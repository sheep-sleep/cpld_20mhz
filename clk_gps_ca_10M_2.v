==> flow/design.v <==
module clk_gps_ca_10M_2 (clkin,clk_ca_1023,rst);
input clkin;
input rst;
output reg clk_ca_1023;
reg [64:0] gps_c_code_nco;
parameter code_freqword = 64'd754840767496194852;
always @ (posedge clkin or negedge rst)
	if(!rst)
		begin
			gps_c_code_nco <= 65'b10000000000000000000000000000000000000000000000000000000000000000;
		end
	else
		begin
			gps_c_code_nco <= {1'b0,gps_c_code_nco[63:0]} + code_freqword;
		end
always @ (posedge clkin or negedge rst) 
begin
	if (!rst)
		begin
			clk_ca_1023 <= 0;
		end
	else begin
			if (gps_c_code_nco[64] == 1)
				begin
					clk_ca_1023 <= ~clk_ca_1023;
				end
			else begin
					clk_ca_1023 <= clk_ca_1023;
			end
		end
end
endmodule	
# Step by step through the tools: clk_gps_ca_10M_2
# What the tools print for clk_gps_ca_10M_2, step after step.
# Lines are those of the file above, counted from 1.
# Cell names lack the library's common part.
# The mark -- stands for no value.
# setup
top_module	clk_gps_ca_10M_2
clk_port	clkin
library	sky130hd
corner	tt_025C_1v80

# Word level
# Yosys after proc, flatten, opt, wreduce and memory -nomap, before mapping. Enables and synchronous resets that opt folds into registers are not counted as muxes. Memory bits, and registers merged into a memory's read port (data or address), are not among the register bits. Print and check cells are not counted. Equal cells are merged and count once.
# op_classes
n_addsub	1
bitwise	1
# ops
op	count
64-bit by 60-bit adder with 65-bit output with constant B	1
1-bit NOT	1
# word_totals
reg_bits	66
elab_cells	4

# Logic depth
# Yosys ltp: most cells in a row. Word level: on the elaborated netlist, between registers, memories and ports. Mapped: between sequential cells and ports; inverters and the memories' decode and read muxes count.
# depth
depth_word	1
ABC_AREA	0
depth_mapped	8

# After synthesis
# Source: synth_stat.txt of the flow (Yosys; design flattened, memories mapped). It holds for the ABC_AREA given above (unset counts as 0); a run with the other value may have another netlist.
# mapped
n_buf	14
synth_area_mm2	0.0034558
flip_flops	64
stdcells	346
seqArea_mm2	0.0016028
# by_type
cell	count
dfrtp_1	63
xnor2_1	32
xor2_1	21
nor2_1	27
nand2_1	25
a21oi_1	16
o21ai_0	14
a31oi_1	8
clkbuf_1	11
nand3_1	8
inv_1	10
nand2b_1	6
nand4_1	6
o21a_1	5
or3_1	6
or4_1	5
a211o_1	4
a221oi_1	4
# Other cell types: 42; their cells: 75.

# Timing after synthesis
# Path of least setup slack by OpenSTA after synthesis, without wires, with an ideal clock, recovery checks aside; 20% of the period is set as input and as output delay. Where synthesis merged equal registers, the netlist keeps one of their names.
# synth_path
path_type	flip-flop to flip-flop
startpoint	register gps_c_code_nco[23]
endpoint	register gps_c_code_nco[61]
slack_ns	0.818
t_required_ns	3.120
path_delay_ns	2.382
launch_ns	0.000
path_stages	8
tclk_ns	3.2
setup_time_ns	0.080
path_buffers	1
arrival_time_ns	2.302
period_less_setup_slack_ns	2.382
# "path_delay_ns" is the arrival time less input delay plus setup time.
# "path_stages": output pins that drive a net of the path, with the launching flip-flop's if there is one; two outputs of one cell count as two.
# "period_less_setup_slack_ns" = period - worst setup slack (recovery checks aside). The figure is calculated, with input and output delays left at 20% of the set period.
# Between the ends stands the longest chain of elaborated cells between them, by number of cells; it is not shown to be the way that was timed. Of several equally long chains one is given.
# A line is the first line of the expression or statement that the cell stems from. Yosys adds cells for indexed reads and writes and turns some case tables into memories.
# synth_between
path_cell_list	dfrtp_1 or4b_1 or4_1 buf_6 a221oi_4 o2111ai_2 a211o_1 o211ai_2
elab_chain_cells	1
cells_between	1
cone_lines	1
classes_between	add/sub (1)
# synth_rtl
item	line_no	text
start: declaration	5	reg [64:0] gps_c_code_nco;
start: assignment	10	gps_c_code_nco <= 65'b10000000000000000000000000000000000000000000000000000000000000000;
start: assignment	14	gps_c_code_nco <= {1'b0,gps_c_code_nco[63:0]} + code_freqword;
64-bit by 60-bit adder with 65-bit output	14
end: assignment	10
end: assignment	14
end: declaration	5

# Worst path after layout
# Path of least setup slack in the final report of entry A (OpenROAD, finished layout, wires in). Where an end is a register, its clock arrival counts in the times.
# layout_path
path_type	flip-flop to flip-flop
startpoint	register gps_c_code_nco[2]
endpoint	register gps_c_code_nco[52]
t_required_ns	3.68
arrival_time_ns	3.00
path_buffers	1
setup_time_ns	0.07
launch_ns	0.33
path_stages	9
tclk_ns	3.42
slack_ns	0.68
# Between the ends stands the longest chain of elaborated cells between them, by number of cells; it is not shown to be the way that was timed. Of several equally long chains one is given.
# layout_between
path_cell_list	dfrtp_1 ha_1 a21oi_1 o311a_1 clkbuf_1 o21ai_2 a2111o_1 a31oi_1 xor2_1
elab_chain_cells	1
cells_between	1
cone_lines	1
classes_between	add/sub (1)
# layout_rtl
item	line_no	text
start: declaration	5	reg [64:0] gps_c_code_nco;
start: assignment	10	gps_c_code_nco <= 65'b10000000000000000000000000000000000000000000000000000000000000000;
start: assignment	14	gps_c_code_nco <= {1'b0,gps_c_code_nco[63:0]} + code_freqword;
64-bit by 60-bit adder with 65-bit output	14
end: assignment	10
end: assignment	14
end: declaration	5

==> runs of clk_gps_ca_10M_2 <==
Measured data: module clk_gps_ca_10M_2, platform sky130hd, 2 stored runs of the flow under differing settings, order arbitrary. Input and output delays are each 20% of the period that was set; the output load is 0.01 pF.
"achieved_period_ns" = clock period - worst setup slack. The figure is calculated, with input and output delays left at 20% of the set period.
By "worst_path_allowed_less_slack_ns" is meant the share of the clock period that the worst setup path is allowed (20% is reserved at inputs, 20% at outputs), minus its slack. Clock arrival times at its registers enter into it.
"totalPower_uw": no workload was simulated; the value follows from the tool's default switching activity.

Entry A, flow files:
==> flow/run.sh <==
#!/bin/bash
# the make line also repeats the synthesis and layout settings of config.mk as NAME=value (left out here)
make -C /OpenROAD-flow-scripts/flow DESIGN_CONFIG=/design/flow/config.mk WORK_HOME=/design/flow/orfs CLKGATE_MAP_FILE= finish
==> flow/config.mk <==
export PLATFORM = sky130hd
export DESIGN_NAME = clk_gps_ca_10M_2
export DESIGN_NICKNAME = clk_gps_ca_10M_2
export VERILOG_FILES = /design/flow/design.v
export SDC_FILE = /design/flow/constraint.sdc
export NUM_CORES = 4
export LEC_CHECK = 0
export CAP_MARGIN = 20
export CELL_PAD_IN_SITES_GLOBAL_PLACEMENT = 3
export CORE_MARGIN = 2
export CORE_UTILIZATION = 28
export CTS_CLUSTER_SIZE = 98
export GPL_TIMING_DRIVEN = 0
export PLACE_DENSITY_LB_ADDON = 0.14
export SLEW_MARGIN = 20
==> flow/constraint.sdc <==
create_clock -name core_clock -period 3.42 [get_ports {clkin}]
set_input_delay 0.6840 -clock core_clock [delete_from_list [all_inputs] [get_ports {clkin}]]
set_output_delay 0.6840 -clock core_clock [all_outputs]
set_load 0.01 [all_outputs]

==> results of entry A, as CSV <==
result,value
worst_path_allowed_less_slack_ns,2.74
critical_path_type,"flip-flop to flip-flop"
post_route_stdcell_area_mm2,0.0039601
setup_ws_ns,0.679
design.die.area_mm2,0.0132469
layout_utilization_pct,33.0
totalPower_uw,1627
final_setup_tns_ns,0.000
synthesis_area_mm2,0.0034558
achieved_period_ns,2.741

Entry B, flow files:
==> flow/run.sh <==
#!/bin/bash
# the make line also repeats the synthesis and layout settings of config.mk as NAME=value (left out here)
make -C /OpenROAD-flow-scripts/flow DESIGN_CONFIG=/design/flow/config.mk WORK_HOME=/design/flow/orfs CLKGATE_MAP_FILE= finish
==> flow/config.mk <==
export PLATFORM = sky130hd
export DESIGN_NAME = clk_gps_ca_10M_2
export DESIGN_NICKNAME = clk_gps_ca_10M_2
export VERILOG_FILES = /design/flow/design.v
export SDC_FILE = /design/flow/constraint.sdc
export NUM_CORES = 4
export LEC_CHECK = 0
export CAP_MARGIN = 20
export CORE_MARGIN = 2
export CORE_UTILIZATION = 40
export SETUP_SLACK_MARGIN = 0.18
export SLEW_MARGIN = 20
==> flow/constraint.sdc <==
create_clock -name core_clock -period 2.6 [get_ports {clkin}]
set_input_delay 0.5200 -clock core_clock [delete_from_list [all_inputs] [get_ports {clkin}]]
set_output_delay 0.5200 -clock core_clock [all_outputs]
set_load 0.01 [all_outputs]

==> results of entry B, as CSV <==
result,value
totalPower_uw,2057
worst_path_allowed_less_slack_ns,2.44
critical_path_type,"flip-flop to flip-flop"
design.die.area_mm2,0.0093993
layout_utilization_pct,48.3
post_route_stdcell_area_mm2,0.0040051
synthesis_area_mm2,0.0034558
setup_ws_ns,0.165
achieved_period_ns,2.435
final_setup_tns_ns,0.000
